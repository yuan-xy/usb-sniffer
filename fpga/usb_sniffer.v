==> flow/design.v <==
`timescale 1ns / 1ps
module usb_sniffer (
  input         t_usb_clk_i,
  output        t_usb_stp_o,
  input         t_usb_dir_i,
  input         t_usb_nxt_i,
  inout   [7:0] t_usb_d_io,
  input   [2:0] cmp_dm_i,
  input   [2:0] cmp_dp_i,
  input         ifclk_i,
  output        slrd_o,
  output        slwr_o,
  output        sloe_o,
  output        pktend_o,
  input         flaga_i,
  input         flagb_i,
  input         flagc_i,
  output  [1:0] fifoaddr_o,
  output [15:0] fd_o,
  input         ctrl_clk_i,
  input         ctrl_data_i,
  input         trigger_i,
  input         jtagen_i,
  input         spare_i,
  output  [5:0] spare_o,
  output  [3:0] dbg_o
);
wire clk_i = t_usb_clk_i;
reg [1:0] trigger_r;
wire trigger_w = trigger_r[1];
always @(posedge clk_i) begin
  trigger_r <= { trigger_r[0], trigger_i };
end
reg [2:0] cmp_dm_r [0:1];
reg [2:0] cmp_dp_r [0:1];
always @(posedge clk_i) begin
  cmp_dm_r[0] <= cmp_dm_i;
  cmp_dm_r[1] <= cmp_dm_r[0];
  cmp_dp_r[0] <= cmp_dp_i;
  cmp_dp_r[1] <= cmp_dp_r[0];
end
wire [2:0] cmp_dm_sync_w = cmp_dm_r[1];
wire [2:0] cmp_dp_sync_w = cmp_dp_r[1];
wire [1:0] cmp_dm_w =
  cmp_dm_sync_w[2] ? 2'b11 :
  cmp_dm_sync_w[1] ? 2'b10 :
  cmp_dm_sync_w[0] ? 2'b01 : 2'b00;
wire [1:0] cmp_dp_w =
  cmp_dp_sync_w[2] ? 2'b11 :
  cmp_dp_sync_w[1] ? 2'b10 :
  cmp_dp_sync_w[0] ? 2'b01 : 2'b00;
wire [15:0] ctrl_w;
ctrl ctrl_inst (
  .clk_i(clk_i),
  .ctrl_clk_i(ctrl_clk_i),
  .ctrl_data_i(ctrl_data_i),
  .ctrl_o(ctrl_w)
);
wire reset_w  = ctrl_w[0];
wire enable_w = ctrl_w[1];
wire [1:0] speed_w = { ctrl_w[3], ctrl_w[2] };
wire test_w   = ctrl_w[4];
wire [7:0] capture_data_w;
wire       capture_valid_w;
wire       capture_ack_w;
usb_capture usb_capture_inst (
  .reset_i         (reset_w),
  .usb_clk_i       (t_usb_clk_i),
  .usb_stp_o       (t_usb_stp_o),
  .usb_dir_i       (t_usb_dir_i),
  .usb_nxt_i       (t_usb_nxt_i),
  .usb_d_io        (t_usb_d_io),
  .usb_dm_i        (cmp_dm_w),
  .usb_dp_i        (cmp_dp_w),
  .int_data_o      (capture_data_w),
  .int_valid_o     (capture_valid_w),
  .int_ack_i       (capture_ack_w),
  .ctrl_enable_i   (enable_w),
  .ctrl_speed_i    (speed_w),
  .trigger_i       (trigger_w)
);
wire if_ready_w = !flagb_i;
wire wr_ready_w;
reg [7:0] buf_r = 8'h00;
reg buf_valid_r = 1'b0;
wire wr_en_w = wr_ready_w && buf_valid_r && capture_valid_w;
wire [15:0] wr_data_w = { capture_data_w, buf_r };
assign capture_ack_w = capture_valid_w && (wr_ready_w || !buf_valid_r);
always @(posedge clk_i) begin
  if (reset_w) begin
    buf_valid_r <= 1'b0;
  end else if (!buf_valid_r && capture_valid_w) begin
    buf_r <= capture_data_w;
    buf_valid_r <= 1'b1;
  end else if (wr_en_w) begin
    buf_valid_r <= 1'b0;
  end
end
wire [15:0] rd_data_w;
wire rd_valid_w;
fifo_sync #(
  .W(16)
) fifo_sync_i (
  .reset_i(reset_w),
  .wr_clk_i(clk_i),
  .wr_data_i(wr_data_w),
  .wr_en_i(wr_en_w),
  .wr_ready_o(wr_ready_w),
  .rd_clk_i(ifclk_i),
  .rd_data_o(rd_data_w),
  .rd_en_i(rd_valid_w && if_ready_w),
  .rd_valid_o(rd_valid_w)
);
reg [2:0] reset_sync_r = 3'b000;
always @(posedge ifclk_i) begin
  reset_sync_r <= { reset_w, reset_sync_r[2:1] };
end
reg pktend_r = 1'b0;
always @(posedge ifclk_i) begin
  pktend_r <= if_ready_w && reset_sync_r[1] && !reset_sync_r[0];
end
reg [1:0] test_sync_r = 2'b00;
wire test_sync_w = test_sync_r[1];
always @(posedge ifclk_i) begin
  test_sync_r <= { test_sync_r[0], test_w && !reset_w };
end
function [15:0] rng_next(input [15:0] state);
reg [15:0] tmp1, tmp2;
begin
  tmp1 = state ^ { state[8:0], 7'h0 };
  tmp2 = tmp1 ^ { 9'h0, tmp1[15:9] };
  rng_next = tmp2 ^ { tmp2[7:0], 8'h0 };
end
endfunction
reg [15:0] rng_r;
always @(posedge ifclk_i) begin
  if (!test_sync_w)
    rng_r <= rng_next(16'h6c41);
  else if (if_ready_w)
    rng_r <= rng_next(rng_r);
end
assign slwr_o     = if_ready_w && (test_sync_w ? 1'b1 : rd_valid_w);
assign pktend_o   = test_sync_w ? 1'b0 : pktend_r;
assign fd_o       = jtagen_i ? 16'hzzzz : (test_sync_w ? rng_r : rd_data_w);
assign slrd_o     = 1'b0;
assign sloe_o     = 1'b0;
assign fifoaddr_o = 2'b00;
wire pwm_out;
parameter duty_cycle = 8'd128;  
breathing  breathing_inst (
  .clk_i(clk_i),
  .duty_cycle(duty_cycle),
  .pwm_out(pwm_out)
);
assign dbg_o   = {jtagen_i|spare_i, test_sync_w, if_ready_w, pwm_out};
assign spare_o = {t_usb_clk_i, ifclk_i, ctrl_clk_i, trigger_i, jtagen_i, 1'b1};
endmodule
module pwm (
    input wire clk_i,           
    input wire [7:0] duty_cycle,  
    output reg pwm_out        
);
    reg [7:0] pwm_count;        
    initial begin
            pwm_count <= 8'b0;
            pwm_out <= 1'b0;
    end
    always @(posedge clk_i) begin
        begin
            pwm_count <= pwm_count + 1;
            if (pwm_count < duty_cycle) begin
                pwm_out <= 1'b1;
            end else begin
                pwm_out <= 1'b0; 
            end
        end
    end
endmodule
module breathing (
    input wire clk_i,
    input wire [7:0] duty_cycle,
    output reg pwm_out 
);
    reg [7:0] pwm_count;       
    reg [26:0] breath_count;   
    reg [26:0] duty_count;   
    reg [7:0] current_duty;  
    reg breath_dir;         
    parameter FREQ = 27'd48_000_000;  
    initial begin
        pwm_count <= 8'b0;
        pwm_out <= 1'b0; 
        breath_count <= 16'b0; 
        current_duty <= 8'b0;
        breath_dir <= 1'b0; 
        duty_count <= 16'b0;
    end
    always @(posedge clk_i) begin
        pwm_count <= pwm_count + 1;
        breath_count <= breath_count + 1;
        duty_count <= duty_count +1;
        if (breath_count >= FREQ) begin
            breath_count <= 16'b0;
            breath_dir <= !breath_dir;
        end
        if (duty_count >= FREQ/duty_cycle) begin
            duty_count <= 0;
            if (breath_dir == 1'b0) begin
                current_duty <= current_duty + 1;
            end else begin
                current_duty <= current_duty - 1;
            end
        end    
        if (pwm_count <= current_duty) begin
            pwm_out <= 1'b1;
        end else begin
            pwm_out <= 1'b0;
        end
    end
endmodule
Step by step through the tools: pwm
Tool output for the design above, in the order of the flow.
Lines are those of the file above, counted from 1.
Operators: Yosys type, input widths -> output width; for muxes data width and select width s.
Cell names lack the library's common part.
The mark n/a stands for no value.

inputs
  top module = pwm
  clock input = clk_i
  standard-cell library = sky130hd
  corner = tt_025C_1v80

Word-level counts
Counts by Yosys on the flattened word-level netlist (proc, flatten, opt, wreduce; memories kept). Register bits leave out memories and registers merged into their read ports (data or address); mux counts leave out enables and synchronous resets folded into registers. Print and check cells are left out. Cells with the same type and inputs are merged into one.

operators by class
  order comparisons = 1
  muxes and demuxes = 1
  $add $sub $neg = 1

operators by type and width
  operator             count
  $add 8x1->8 const B  1
  $lt 8x8->1           1
  $mux 1               1

word-level totals
  bits of input ports = 9
  cells after elaboration = 5
  register bits after elaboration = 9

Logic depth
Depth = most cells in a row (Yosys ltp): at word level without a register or memory, in the mapped netlist without a sequential cell, where the memories' decode and read muxes count.

logic depth
  depth after elaboration = 2
  ABC_AREA = 0
  mapped depth = 5
  depth with buffers taken out = 5

After synthesis
The flow's flattened synthesis, as Yosys stat reports it; memories are mapped. The netlist is that of the ABC_AREA named above (0 if unset); the other value can give another one.
Totals and module areas in this step are rounded.

cells by type
  type      count
  dfxtp_1   9
  ha_1      8
  xor2_1    4
  inv_1     8
  a21oi_1   4
  nand3_1   4
  xnor2_1   2
  nand2_1   4
  nor2_1    3
  nand3_2   1
  nor3_2    1
  o211ai_1  1
  nand2_2   1
  nor2b_1   1
  o21ai_0   1

mapped netlist
  cell count = 52
  mapped area = 474 um^2
  mapped flip-flops = 9
  buffers = 0
  sequential part of the area = 180 um^2

Timing after synthesis
Path of least setup slack by OpenSTA after synthesis, without wires, with an ideal clock, recovery checks aside; 20% of the period is set as input and as output delay. Where synthesis merged equal registers, the netlist keeps one of their names.

path after synthesis
  kind = input port to flip-flop
  from = in duty_cycle[7]
  to = reg pwm_out
  input delay = 0.384 ns
  setup slack = 0.799 ns
  clock period = 1.92 ns
  data arrival time = 1.000 ns
  stages = 5
  delay of the path = 0.738 ns
  setup time = 0.122 ns
  required time = 1.798 ns
  synthesis period reached = 1.121 ns

"delay of the path" is the arrival time less input delay plus setup time.
"stages" counts driving pins, that of a launching flip-flop among them; a cell with two outputs on the path counts twice.
"synthesis period reached" = period - worst setup slack (recovery checks aside). The figure is calculated, with input and output delays left at 20% of the set period.
Between the ends stands the longest chain of elaborated cells between them, by number of cells; it is not shown to be the way that was timed. Of several equally long chains one is given.
Each line given opens the expression or statement behind the cell; cells for indexed reads and writes are added by Yosys, which also makes memories of some case tables.

on the way, after synthesis
  cell sequence = inv_1 > ha_1 > nand3_1 > o211ai_1 > a21oi_1
  length of the longest elaborated chain = 2

ends and longest elaborated chain, after synthesis
  item                line  text
  start: declaration  160   input wire [7:0] duty_cycle,
  $lt 8x8->1          171   if (pwm_count < duty_cycle) begin
  $mux 1              171
  end: assignment     172   pwm_out <= 1'b1;
  end: assignment     174   pwm_out <= 1'b0;
  end: declaration    161   output reg pwm_out

Path in the finished layout
From the final timing report of entry A: the path of least setup slack in the routed layout; clock arrival at registers is part of the times.

path post-layout
  kind = flip-flop to output port
  from = reg pwm_out
  to = out pwm_out
  stages = 2
  data arrival time = 1.09 ns
  required time = 1.56 ns
  setup slack = 0.47 ns
  output delay = 0.39 ns
  clock period = 1.95 ns

on the way, post-layout
  cell sequence = dfxtp_1 > clkdlybuf4s50_1
  length of the longest elaborated chain = 0

ends and longest elaborated chain, post-layout
  item                line  text
  start: declaration  161   output reg pwm_out
  start: assignment   172   pwm_out <= 1'b1;
  start: assignment   174   pwm_out <= 1'b0;
  end: declaration    161

Settings and measured results of 2 stored flow runs for module pwm (sky130hd), not sorted in any way. The constraints put input and output delay at 20% of the set period each and load the outputs with 0.01 pF.
"reached clock period": clock period set for the run, less the worst setup slack. It is reckoned from that one timing run; input and output delays stay at 20% of the period that was set.
By "time used up by the worst setup path" is meant the share of the clock period that the worst setup path is allowed (20% is reserved at inputs, 20% at outputs), minus its slack. Clock arrival times at its registers enter into it.
"total design power" is the tool's figure for a default switching activity; nothing was simulated.
The measured numbers are rounded.
Settings: - = not set for that run.

item                                       entry A                   entry B
period_ns                                  1.95                      1.35
CAP_MARGIN                                 20                        20
CORE_MARGIN                                2                         2
CORE_UTILIZATION                           40                        36
SLEW_MARGIN                                20                        20
PLACE_DENSITY_LB_ADDON                     -                         0.1
CORE_ASPECT_RATIO                          -                         0.74
CELL_PAD_IN_SITES_GLOBAL_PLACEMENT         -                         0
ABC_AREA                                   -                         1
GPL_TIMING_DRIVEN                          -                         1
GPL_ROUTABILITY_DRIVEN                     -                         0
CTS_CLUSTER_DIAMETER                       -                         133
Yosys chip area after synthesis (um^2)     474                       479
time used up by the worst setup path (ns)  1.09                      0.94
class of the worst setup path              flip-flop to output port  input port to flip-flop
setup slack of the worst path (ns)         0.469                     0.136
total die area (um^2)                      1480                      1640
standard-cell area after layout (um^2)     608                       618
reached clock period (ns)                  1.481                     1.214
post-layout utilization (%)                54.7                      49.4
total design power (mW)                    0.347                     0.505
lowest hold slack (ns)                     0.442                     0.428
setup total negative slack (ns)            0.000                     0.000
